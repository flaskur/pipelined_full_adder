==> flow/design.v <==
`timescale 1ns / 1ps
module full_adder(
    input a,
    input b,
    input cin,
    output sum,
    output cout
);
    wire axorb;
    wire aandb;
    wire axorbandcin;
    xor(axorb, a, b);
    xor(sum, axorb, cin);
    and(aandb, a, b);
    and(axorbandcin, axorb, cin);
    or(cout, aandb, axorbandcin);
endmodule
`timescale 1ns / 1ps
module part1 #(
    parameter SIZE = 16
)(
    input [SIZE-1:0] a,
    input [SIZE-1:0] b,
    input cin,
    output [SIZE-1:0] s,
    output cout
);
    wire [SIZE-1:0] sum_track;
    wire [SIZE:0] c;
    assign c[0] = cin;
    genvar i;
    generate
        for (i = 0; i < SIZE; i = i + 1) begin : gen_full_adders
            full_adder full_adder_instance(.a(a[i]), .b(b[i]), .cin(c[i]), .sum(s[i]), .cout(c[i + 1]));
        end
    endgenerate
    assign cout = c[SIZE];
endmodule
`timescale 1ns / 1ps
module part2(
    input clk,
    input [127:0] a,
    input [127:0] b,
    input cin,
    output [127:0] s,
    output cout
);
    reg [31:0] pipe2_indelay1;
    reg [31:0] pipe3_indelay1;
    reg [31:0] pipe3_indelay2;
    reg [31:0] pipe4_indelay1;
    reg [31:0] pipe4_indelay2;
    reg [31:0] pipe4_indelay3;
    reg [31:0] pipe5_indelay1;
    reg [31:0] pipe5_indelay2;
    reg [31:0] pipe5_indelay3;
    reg [31:0] pipe5_indelay4;
    reg [31:0] pipe6_indelay1;
    reg [31:0] pipe6_indelay2;
    reg [31:0] pipe6_indelay3;
    reg [31:0] pipe6_indelay4;
    reg [31:0] pipe6_indelay5;
    reg [31:0] pipe7_indelay1;
    reg [31:0] pipe7_indelay2;
    reg [31:0] pipe7_indelay3;
    reg [31:0] pipe7_indelay4;
    reg [31:0] pipe7_indelay5;
    reg [31:0] pipe7_indelay6;
    reg [31:0] pipe8_indelay1;
    reg [31:0] pipe8_indelay2;
    reg [31:0] pipe8_indelay3;
    reg [31:0] pipe8_indelay4;
    reg [31:0] pipe8_indelay5;
    reg [31:0] pipe8_indelay6;
    reg [31:0] pipe8_indelay7;
    wire [15:0] sum_out1;
    wire [15:0] sum_out2;
    wire [15:0] sum_out3;
    wire [15:0] sum_out4;
    wire [15:0] sum_out5;
    wire [15:0] sum_out6;
    wire [15:0] sum_out7;
    wire [15:0] sum_out8;  
    reg [15:0] pipe1_outdelay1;
    reg [15:0] pipe1_outdelay2;
    reg [15:0] pipe1_outdelay3;
    reg [15:0] pipe1_outdelay4;
    reg [15:0] pipe1_outdelay5;
    reg [15:0] pipe1_outdelay6;
    reg [15:0] pipe1_outdelay7;
    reg [15:0] pipe2_outdelay1;
    reg [15:0] pipe2_outdelay2;
    reg [15:0] pipe2_outdelay3;
    reg [15:0] pipe2_outdelay4;
    reg [15:0] pipe2_outdelay5;
    reg [15:0] pipe2_outdelay6;
    reg [15:0] pipe3_outdelay1;
    reg [15:0] pipe3_outdelay2;
    reg [15:0] pipe3_outdelay3;
    reg [15:0] pipe3_outdelay4;
    reg [15:0] pipe3_outdelay5;
    reg [15:0] pipe4_outdelay1;
    reg [15:0] pipe4_outdelay2;
    reg [15:0] pipe4_outdelay3;
    reg [15:0] pipe4_outdelay4;
    reg [15:0] pipe5_outdelay1;
    reg [15:0] pipe5_outdelay2;
    reg [15:0] pipe5_outdelay3;
    reg [15:0] pipe6_outdelay1;
    reg [15:0] pipe6_outdelay2;
    reg [15:0] pipe7_outdelay1;
    wire pipe1_carry;
    wire pipe2_carry;
    wire pipe3_carry;
    wire pipe4_carry;
    wire pipe5_carry;
    wire pipe6_carry;
    wire pipe7_carry; 
    wire pipe8_carry;
    part1 #(.SIZE(16)) full_adder_one(.a(a[15:0]), .b(b[15:0]), .cin(cin), .s(sum_out1), .cout(pipe1_carry));
    part1 #(.SIZE(16)) full_adder_two(.a(pipe2_indelay1[31:16]), .b(pipe2_indelay1[15:0]), .cin(pipe1_carry), .s(sum_out2), .cout(pipe2_carry));
    part1 #(.SIZE(16)) full_adder_three(.a(pipe3_indelay2[31:16]), .b(pipe3_indelay2[15:0]), .cin(pipe2_carry), .s(sum_out3), .cout(pipe3_carry));
    part1 #(.SIZE(16)) full_adder_four(.a(pipe4_indelay3[31:16]), .b(pipe4_indelay3[15:0]), .cin(pipe3_carry), .s(sum_out4), .cout(pipe4_carry));
    part1 #(.SIZE(16)) full_adder_five(.a(pipe5_indelay4[31:16]), .b(pipe5_indelay4[15:0]), .cin(pipe4_carry), .s(sum_out5), .cout(pipe5_carry));
    part1 #(.SIZE(16)) full_adder_six(.a(pipe6_indelay5[31:16]), .b(pipe6_indelay5[15:0]), .cin(pipe5_carry), .s(sum_out6), .cout(pipe6_carry));
    part1 #(.SIZE(16)) full_adder_seven(.a(pipe7_indelay6[31:16]), .b(pipe7_indelay6[15:0]), .cin(pipe6_carry), .s(sum_out7), .cout(pipe7_carry));
    part1 #(.SIZE(16)) full_adder_eight(.a(pipe8_indelay7[31:16]), .b(pipe8_indelay7[15:0]), .cin(pipe7_carry), .s(sum_out8), .cout(pipe8_carry));
    assign cout = pipe8_carry;
    assign s = {sum_out8, pipe7_outdelay1, pipe6_outdelay2, pipe5_outdelay3, pipe4_outdelay4, pipe3_outdelay5, pipe2_outdelay6, pipe1_outdelay7};
    always @(posedge clk) begin
        pipe2_indelay1 <= {a[31:16], b[31:16]};
        pipe3_indelay1 <= {a[47:32], b[47:32]};
        pipe3_indelay2 <= pipe3_indelay1;
        pipe4_indelay1 <= {a[63:48], b[63:48]};
        pipe4_indelay2 <= pipe4_indelay1;
        pipe4_indelay3 <= pipe4_indelay2;
        pipe5_indelay1 <= {a[79:64], b[79:64]};
        pipe5_indelay2 <= pipe5_indelay1;
        pipe5_indelay3 <= pipe5_indelay2;
        pipe5_indelay4 <= pipe5_indelay3;
        pipe6_indelay1 <= {a[95:80], b[95:80]};
        pipe6_indelay2 <= pipe6_indelay1;
        pipe6_indelay3 <= pipe6_indelay2;
        pipe6_indelay4 <= pipe6_indelay3;
        pipe6_indelay5 <= pipe6_indelay4;
        pipe7_indelay1 <= {a[111:96], b[111:96]};
        pipe7_indelay2 <= pipe7_indelay1;
        pipe7_indelay3 <= pipe7_indelay2;
        pipe7_indelay4 <= pipe7_indelay3;
        pipe7_indelay5 <= pipe7_indelay4;
        pipe7_indelay6 <= pipe7_indelay5;
        pipe8_indelay1 <= {a[127:112], b[127:112]};
        pipe8_indelay2 <= pipe8_indelay1;
        pipe8_indelay3 <= pipe8_indelay2;
        pipe8_indelay4 <= pipe8_indelay3;
        pipe8_indelay5 <= pipe8_indelay4;
        pipe8_indelay6 <= pipe8_indelay5;
        pipe8_indelay7 <= pipe8_indelay6;
        pipe1_outdelay1 <= sum_out1;
        pipe1_outdelay2 <= pipe1_outdelay1;
        pipe1_outdelay3 <= pipe1_outdelay2;
        pipe1_outdelay4 <= pipe1_outdelay3;
        pipe1_outdelay5 <= pipe1_outdelay4;
        pipe1_outdelay6 <= pipe1_outdelay5;
        pipe1_outdelay7 <= pipe1_outdelay6;
        pipe2_outdelay1 <= sum_out2;
        pipe2_outdelay2 <= pipe2_outdelay1;
        pipe2_outdelay3 <= pipe2_outdelay2;
        pipe2_outdelay4 <= pipe2_outdelay3;
        pipe2_outdelay5 <= pipe2_outdelay4;
        pipe2_outdelay6 <= pipe2_outdelay5;
        pipe3_outdelay1 <= sum_out3;
        pipe3_outdelay2 <= pipe3_outdelay1;
        pipe3_outdelay3 <= pipe3_outdelay2;
        pipe3_outdelay4 <= pipe3_outdelay3;
        pipe3_outdelay5 <= pipe3_outdelay4;
        pipe4_outdelay1 <= sum_out4;
        pipe4_outdelay2 <= pipe4_outdelay1;
        pipe4_outdelay3 <= pipe4_outdelay2;
        pipe4_outdelay4 <= pipe4_outdelay3;
        pipe5_outdelay1 <= sum_out5;
        pipe5_outdelay2 <= pipe5_outdelay1;
        pipe5_outdelay3 <= pipe5_outdelay2;
        pipe6_outdelay1 <= sum_out6;
        pipe6_outdelay2 <= pipe6_outdelay1;
        pipe7_outdelay1 <= sum_out7;
    end
endmodule
`timescale 1ns / 1ps
module top(
    input clk,
    input rst,
    output reg [128:0] result
    );
    reg [127:0] inputA;
    reg [127:0] inputB;
    wire [127:0] tmp_result;
    wire cout;
    part2 part2_inst( .clk(clk), .a(inputA), .b(inputB), .cin(1'b0), .s(tmp_result), .cout(cout)); 
    always@(posedge clk)
    begin
        result <= {cout,tmp_result};
        if (rst) begin
            inputA <= 128'b0;
            inputB <= 128'b0;
        end else begin
            inputA <= inputA + 128'b1;
            if (inputA == 128'hFFFFFFFFFFFFFFFFFFFFFFFFFFFFFFF)
            begin
                inputB <= inputB + 128'b1;
            end
        end
    end
endmodule
* Reports on top *
Tool output for the design above, in the order of the flow.
Line numbers count from 1 in the design file above.
Library cell names are shortened.
A cell with - has no value.

inputs
  top module = top
  clock = clk
  standard-cell library = sky130hd
  corner = tt_025C_1v80

* Elaborated design *
Source: Yosys, flattened and elaborated, memories not mapped. Widths are those after wreduce; folded enables and synchronous resets count as part of the registers. Registers that Yosys merges into a memory's read port (data or address) are not register bits. Print and check cells do not count. Equal cells are merged and count once.

storage and ports
  input bits = 2
  output and inout bits = 129
  elaborated cells = 699
  bits in registers = 1729

operators by class
  equal/unequal tests = 1
  bitwise gates (word level) = 637
  $add $sub $neg = 2

operators with widths
  cell                                                number
  adder 128 x 1 -> 128 bit (second input constant)    2
  bitwise AND 1 bit                                   255
  bitwise XOR 1 bit                                   255
  == test 128 x 124 -> 1 bit (second input constant)  1
  bitwise OR 1 bit                                    127

* Logic depth *
Depth = most cells in a row (Yosys ltp): at word level without a register or memory, in the mapped netlist without a sequential cell, where the memories' decode and read muxes count.

logic depth
  depth after elaboration = 255
  ABC_AREA = 0
  gate-level depth with buffers = 130

* Synthesis result *
Source: synth_stat.txt of the flow (Yosys; design flattened, memories mapped). It holds for the ABC_AREA given above (unset counts as 0); a run with the other value may have another netlist.

cell types
  cell      number  area in all (µm²)
  dfxtp_1   1729    3.46E+04
  fa_1      127     2.54E+03
  or4_1     123     923.386
  o31ai_1   105     788.256
  a21oi_1   151     755.725
  nand4_1   119     744.464
  nand3_1   138     690.662
  nor2_1    164     615.59
  xnor2_1   55      481.712
  nand2_1   122     457.939
  nor4_1    64      400.384
  or3_1     61      381.616
  xor2_1    38      332.819
  nor3_1    58      290.278
  clkbuf_1  75      281.52
  and3_1    38      237.728
  o21ai_0   42      210.202
  and4_1    19      166.41

Other cell types: 27; their cells: 119.

mapped netlist
  buffers = 90
  cell count = 3347
  cell area after synthesis = 0.0457864 mm²
  flip-flops = 1729
  area of sequential cells = 0.0346132 mm²

By module: a second synthesis without flattening, with its own total; a netlist apart from the flattened one above.

second synthesis, totals
  cells (unflattened synthesis) = 3298
  area total of the unflattened synthesis = 0.045565 mm²

Rows give one instance, submodules left out.

modules
  module           cells  times used  area (mm²)
  part2            1344   1           0.0269058
  top              1826   1           0.0160967
  full_adder       1      128         0.00002
  part1 (SIZE=16)  0      8           0

* Timing after synthesis *
OpenSTA on the mapped netlist: ideal clock, no wires. The path of least setup slack (recovery checks aside). Input and output delay are each 20% of the period. Register names are those of the netlist, which keeps one name where synthesis merged equal registers.

timing after synthesis
  path type = reg2reg
  start = register inputB[0]
  end = register result[127]
  setup slack = 5404 ps
  period = 54300 ps
  time at the first pin = 0 ps
  stages = 131
  path delay = 48896 ps
  required time = 54243 ps
  arrival = 48839 ps
  buffers on the path = 0
  synthesis period reached = 48896 ps

"path delay" = arrival - input delay + setup time.
"stages" counts driving pins, that of a launching flip-flop among them; a cell with two outputs on the path counts twice.
"synthesis period reached" is the clock period less the worst setup slack; recovery checks do not enter. This is arithmetic on one report: input and output delays are still those of the set period (20% each).
The rows between start and end are the longest chain of elaborated cells between them; the timing report does not say that the signal goes this way. Where chains are equally long, one stands for them.
A line is the first line of the expression or statement that the cell stems from. Yosys adds cells for indexed reads and writes and turns some case tables into memories.

on the way, after synthesis
  path through = dfxtp_1 -> ha_1 -> fa_1 -> fa_1 -> fa_1 -> fa_1 -> fa_1 -> fa_1 -> fa_1 -> fa_1 -> fa_1 -> fa_1 -> fa_1 -> fa_1 -> fa_1 -> fa_1 -> fa_1 -> fa_1 -> [95 not listed] -> fa_1 -> fa_1 -> fa_1 -> fa_1 -> fa_1 -> fa_1 -> fa_1 -> fa_1 -> fa_1 -> fa_1 -> fa_1 -> fa_1 -> fa_1 -> fa_1 -> fa_1 -> inv_1 -> fa_1 -> inv_1
  length of the longest elaborated chain = 254
  elaborated cells between the ends (all ways) = 254
  RTL lines with such cells = 4
  classes of those cells = logic: 254

RTL lines, path after synthesis
  element             RTL line  RTL
  start: declaration  196       reg [127:0] inputB;
  start: assignment   205       inputB <= 128'b0;
  start: assignment   210       inputB <= inputB + 128'b1;
  bitwise AND 1 bit   14        and(aandb, a, b);
  bitwise AND 1 bit   15        and(axorbandcin, axorb, cin);
  bitwise OR 1 bit    16        or(cout, aandb, axorbandcin);
  bitwise AND 1 bit   15
  bitwise OR 1 bit    16
  bitwise AND 1 bit   15
  bitwise OR 1 bit    16
  [240 not listed]    -
  bitwise AND 1 bit   15
  bitwise OR 1 bit    16
  bitwise AND 1 bit   15
  bitwise OR 1 bit    16
  bitwise AND 1 bit   15
  bitwise OR 1 bit    16
  bitwise XOR 1 bit   13        xor(sum, axorb, cin);
  end: assignment     202       result <= {cout,tmp_result};
  end: declaration    193       output reg [128:0] result

* Path in the finished layout *
Path of least setup slack in the final report of flow run A (OpenROAD, finished layout, wires in). Where an end is a register, its clock arrival counts in the times.
The report prints the path's times to 10 ps; the period is as set.

timing post-layout
  path type = reg2reg
  start = register inputB[0]
  end = register result[127]
  setup slack = 25690 ps
  buffers on the path = 0
  stages = 131
  period = 77400 ps
  required time = 78150 ps
  arrival = 52450 ps
  time at the first pin = 760 ps

The rows between start and end are the longest chain of elaborated cells between them; the timing report does not say that the signal goes this way. Where chains are equally long, one stands for them.

on the way, post-layout
  path through = dfxtp_1 -> ha_1 -> fa_1 -> fa_1 -> fa_1 -> fa_1 -> fa_1 -> fa_1 -> fa_1 -> fa_1 -> fa_1 -> fa_1 -> fa_1 -> fa_1 -> fa_1 -> fa_1 -> fa_1 -> fa_1 -> [95 not listed] -> fa_1 -> fa_1 -> fa_1 -> fa_1 -> fa_1 -> fa_1 -> fa_1 -> fa_1 -> fa_1 -> fa_1 -> fa_1 -> fa_1 -> fa_1 -> fa_1 -> fa_1 -> inv_1 -> fa_1 -> inv_1
  length of the longest elaborated chain = 254
  elaborated cells between the ends (all ways) = 254
  RTL lines with such cells = 4
  classes of those cells = logic: 254

RTL lines, path post-layout
  element             RTL line  RTL
  start: declaration  196       reg [127:0] inputB;
  start: assignment   205       inputB <= 128'b0;
  start: assignment   210       inputB <= inputB + 128'b1;
  bitwise AND 1 bit   14        and(aandb, a, b);
  bitwise AND 1 bit   15        and(axorbandcin, axorb, cin);
  bitwise OR 1 bit    16        or(cout, aandb, axorbandcin);
  bitwise AND 1 bit   15
  bitwise OR 1 bit    16
  bitwise AND 1 bit   15
  bitwise OR 1 bit    16
  [240 not listed]    -
  bitwise AND 1 bit   15
  bitwise OR 1 bit    16
  bitwise AND 1 bit   15
  bitwise OR 1 bit    16
  bitwise AND 1 bit   15
  bitwise OR 1 bit    16
  bitwise XOR 1 bit   13        xor(sum, axorb, cin);
  end: assignment     202       result <= {cout,tmp_result};
  end: declaration    193       output reg [128:0] result

Below are 2 stored runs of the flow (Yosys, OpenROAD; platform sky130hd) on top, each with its settings and what was measured, unordered. Constraints: input delay and output delay 20% of the set period each, output load 0.01 pF.
"reached clock period" means the clock period less the worst setup slack. The figure is calculated, with input and output delays left at 20% of the set period.
"time of the worst setup path" is the time allowed to the run's worst setup path (the clock period less input and output delay, where it has them) less its slack. Clock arrival times count: a late capture clock shortens it, a late launch clock lengthens it.
"power consumption": no workload was simulated; the value follows from the tool's default switching activity.
"time of the worst setup path" is known to 10 ps.
Settings: -- = not set for that run.

name                                    flow run A  flow run B
period_ns                               77.4        63.6
CORE_UTILIZATION                        31          66
SETUP_SLACK_MARGIN                      5.0         --
PLACE_DENSITY_LB_ADDON                  0.19        --
CORE_MARGIN                             3           7
CELL_PAD_IN_SITES_GLOBAL_PLACEMENT      3           --
CELL_PAD_IN_SITES_DETAIL_PLACEMENT      0           --
CTS_CLUSTER_SIZE                        11          --
MAX_ROUTING_LAYER                       met4        met4
CAP_MARGIN                              20          20
SLEW_MARGIN                             20          20
PLACE_DENSITY                           --          0.82
TNS_END_PERCENT                         --          5
ABC_AREA                                --          0
mapped cell area after synthesis (mm²)  0.0457864   0.0457864
die footprint (mm²)                     0.152346    0.0769452
standard-cell area after routing (mm²)  0.0550065   0.0531297
final utilization                       0.377       0.775
setup slack of the worst path (ps)      25695       10781
summed negative setup slack (ps)        0           0
worst-case hold slack (ps)              252         314
power consumption (mW)                  1.709       2.005
reached clock period (ps)               51705       52819
time of the worst setup path (ps)       51710       52820
class of the worst setup path           reg2reg     reg2reg
